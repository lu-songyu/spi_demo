==> flow/design.v <==
`timescale 1ns / 1ns
module SPI_state_machine(
	input wire clk,                  
    input wire reset,                
  	input wire [23:0]data_in,
  	output wire spi_cs_l,
    output wire spi_sclk,            
    output wire spi_data,            
  	output [5:0] counter      
);
    wire [40:0] temp;
  	reg MOSI;
  	reg [5:0] count;                    
    reg sclk;
    reg cs_l;                  
    reg [2:0] state;
    assign temp = {8'b11111111, data_in[23:8], 8'd1, data_in[7:0]};
	always@(posedge clk or posedge reset)
    if(reset) begin
      	MOSI  <= 0;
        count <= 6'd40;
        sclk  <=  1'b0;
        cs_l  <=  1'b1;
    end
    else begin     
        case(state)
            0: begin
                sclk   <= 1'b0;
              	cs_l   <= 1'b1;
                state  <= 1;
            end 
            1: begin
                sclk        <= 1'b0;
              	cs_l        <= 1'b0;
                MOSI	      <= temp[count-1];
                count       <= count-1;
                state       <= 2;
            end 
            2:begin
                sclk    <= 1'b1;
                if(count > 0)begin
                    state <= 1;
                end
                else begin
                    count <= 6'd40;
                    state <= 0;
                end
            end
            default: state <= 0;
        endcase
    end
    assign spi_sclk = sclk;
    assign spi_data = MOSI;
    assign counter = count;
  	assign spi_cs_l = cs_l;
endmodule 		
# --- From RTL to reports: SPI_state_machine ---
# Tool output for the design above, in the order of the flow.
# Line numbers count from 1 in the design file above.
# Operators: Yosys type, input widths -> output width; for muxes data width and select width s.
# Cell names lack the library's common part.
setup:
  top: "SPI_state_machine"
  clk_port: "clk"
  lib: "sky130hd"
  lib_corner: "tt_025C_1v80"

# --- Word-level counts ---
# Yosys after proc, flatten, opt, wreduce and memory -nomap, before mapping. Memory bits, and registers merged into a memory's read port (data or address), are not among the register bits. Print and check cells are not counted.
word_totals:
  output_inout_bits: 9
  wordCells: 23
  regBits: 12
classes:
  reduce_and_logical: 6
  compare: 1
  muxes: 6
  n_eq: 3
  n_shift: 1
  add_sub_neg: 1
op_table:
  columns: ["op", "n"]
  rows:
  - ["$shiftx 41x32->1", 1]
  - ["$pmux 6 s2", 1]
  - ["$sub 6x1->7 const B", 1]
  - ["$reduce_bool 2->1", 3]
  - ["$gt 6x1->1 const B", 1]
  - ["$pmux 2 s3", 1]
  - ["$mux 6", 1]
  - ["$pmux 1 s2", 2]
  - ["$eq 3x1->1 const B", 1]
  - ["$eq 3x2->1 const B", 1]
  - ["$logic_not 3->1", 1]
  - ["$ne 2x2->1 const B", 1]
  - ["$reduce_and 2->1", 1]
  - ["$reduce_or 2->1", 1]
  - ["$mux 1", 1]

# --- Logic depth ---
# Longest topological path by Yosys (ltp), each cell counted once; first at word level (registers and memories cut), then after technology mapping (sequential cells cut; the memories' decode and read muxes count).
depth:
  ltp_word: 3
  abc_area: 0
  depth_mapped: 9
  mapped_depth_nobuf: 7

# --- Mapped cells and area ---
# Yosys stat after the flow's synthesis: flattened, memories mapped to cells. It holds for the ABC_AREA given above (unset counts as 0); a run with the other value may have another netlist.
# The area totals of this step are shown rounded.
synth_totals:
  flip_flops: 12
  area_um2: 936
  buffers: 9
  cells: 101
  seqArea_um2: 299
by_type:
  columns: ["cell_type", "n", "area_total_um2"]
  rows:
  - ["dfrtp_1", 6, 150.144]
  - ["dfstp_2", 3, 78.826]
  - ["mux4_1", 3, 78.826]
  - ["mux4_2", 3, 67.565]
  - ["xnor2_1", 5, 43.792]
  - ["dfxtp_1", 2, 40.038]
  - ["nand2_1", 9, 33.782]
  - ["edfxtp_1", 1, 30.029]
  - ["nor3_1", 6, 30.029]
  - ["inv_1", 7, 26.275]
  - ["nor2_1", 7, 26.275]
  - ["o21ai_0", 5, 25.024]
  - ["a21boi_0", 3, 22.522]
  - ["clkbuf_1", 6, 22.522]
  - ["a21oi_1", 4, 20.019]
  - ["o22ai_1", 3, 18.768]
  - ["xor2_1", 2, 17.517]
  - ["ha_1", 1, 12.512]
# Not listed: further types 23, cells in them 25.

# --- Timing after synthesis ---
# Source: OpenSTA report_checks on the synthesized netlist (no wires, ideal clock, input and output delay 20% of the period each), path of least setup slack; recovery checks are left aside. Register names are those of the netlist, which keeps one name where synthesis merged equal registers.
synth_path:
  path_kind: "reg2reg"
  start: "reg count[0]"
  end: "reg MOSI"
  stages: 10
  t_required_ns: 2.143
  delay_ns: 2.429
  tclk_ns: 2.29
  t_arrival_ns: 2.282
  setup_ns: 0.147
  setup_slack_ns: -0.139
  path_buffers: 2
  period_less_setup_slack_ns: 2.429
# "delay_ns" is the arrival time less input delay plus setup time.
# "stages": output pins that drive a net of the path, with the launching flip-flop's if there is one; two outputs of one cell count as two.
# "period_less_setup_slack_ns" = period - worst setup slack (recovery checks aside). The figure is calculated, with input and output delays left at 20% of the set period.
# The rows between start and end are the longest chain of elaborated cells between them; the timing report does not say that the signal goes this way. Where chains are equally long, one stands for them.
# Each line given opens the expression or statement behind the cell; cells for indexed reads and writes are added by Yosys, which also makes memories of some case tables.
# A register here has more assigning lines than the two given.
synth_between:
  cell_sequence: "dfrtp_1 buf_6 inv_1 ha_1 clkbuf_1 mux4_1 mux2_2 or3_1 a22oi_1 a221oi_1"
  elab_chain_cells: 2
  cone_cells: 2
  classes_between: "add/sub: 1; shift: 1"
synth_rtl:
  columns: ["element", "line_no", "text"]
  rows:
  - ["from (decl)", 13, "reg [5:0] count;"]
  - ["from (assign)", 21, "count <= 6'd40;"]
  - ["from (assign)", 36, "count       <= count-1;"]
  - ["$sub 6x1->7", 35, "MOSI <= temp[count-1];"]
  - ["$shiftx 41x32->1", 35, null]
  - ["to (assign)", 20, "MOSI <= 0;"]
  - ["to (assign)", 35, null]
  - ["to (decl)", 12, "reg MOSI;"]

# Module SPI_state_machine, platform sky130hd: 2 stored runs of the flow (Yosys, OpenROAD) with differing settings, in no particular order. Input and output delays are each 20% of the period that was set; the output load is 0.01 pF.
runs:
  - name: "flow run A"
    settings:
      period_ns: 4.57
      CORE_UTILIZATION: 59
      PLACE_DENSITY: 0.66
      HOLD_SLACK_MARGIN: 0.04
      CORE_MARGIN: 9
      CELL_PAD_IN_SITES_GLOBAL_PLACEMENT: 2
      ABC_AREA: 0
      GPL_TIMING_DRIVEN: 0
      CTS_CLUSTER_SIZE: 52
      SLEW_MARGIN: 35
      CAP_MARGIN: 20
    outcome: "did not finish, placement stopped with GPL-0301"
  - name: "flow run B"
    settings:
      period_ns: 2.56
      CORE_UTILIZATION: 43
      SETUP_SLACK_MARGIN: 0.41
      PLACE_DENSITY_LB_ADDON: 0.05
      CORE_ASPECT_RATIO: 1.92
      CORE_MARGIN: 3
      CELL_PAD_IN_SITES_GLOBAL_PLACEMENT: 3
      GPL_ROUTABILITY_DRIVEN: 1
      CTS_CLUSTER_SIZE: 26
      MIN_ROUTING_LAYER: "met1"
      MAX_ROUTING_LAYER: "met5"
      CAP_MARGIN: 20
      SLEW_MARGIN: 20
    outcome: "did not finish, placement stopped with FLW-0024"
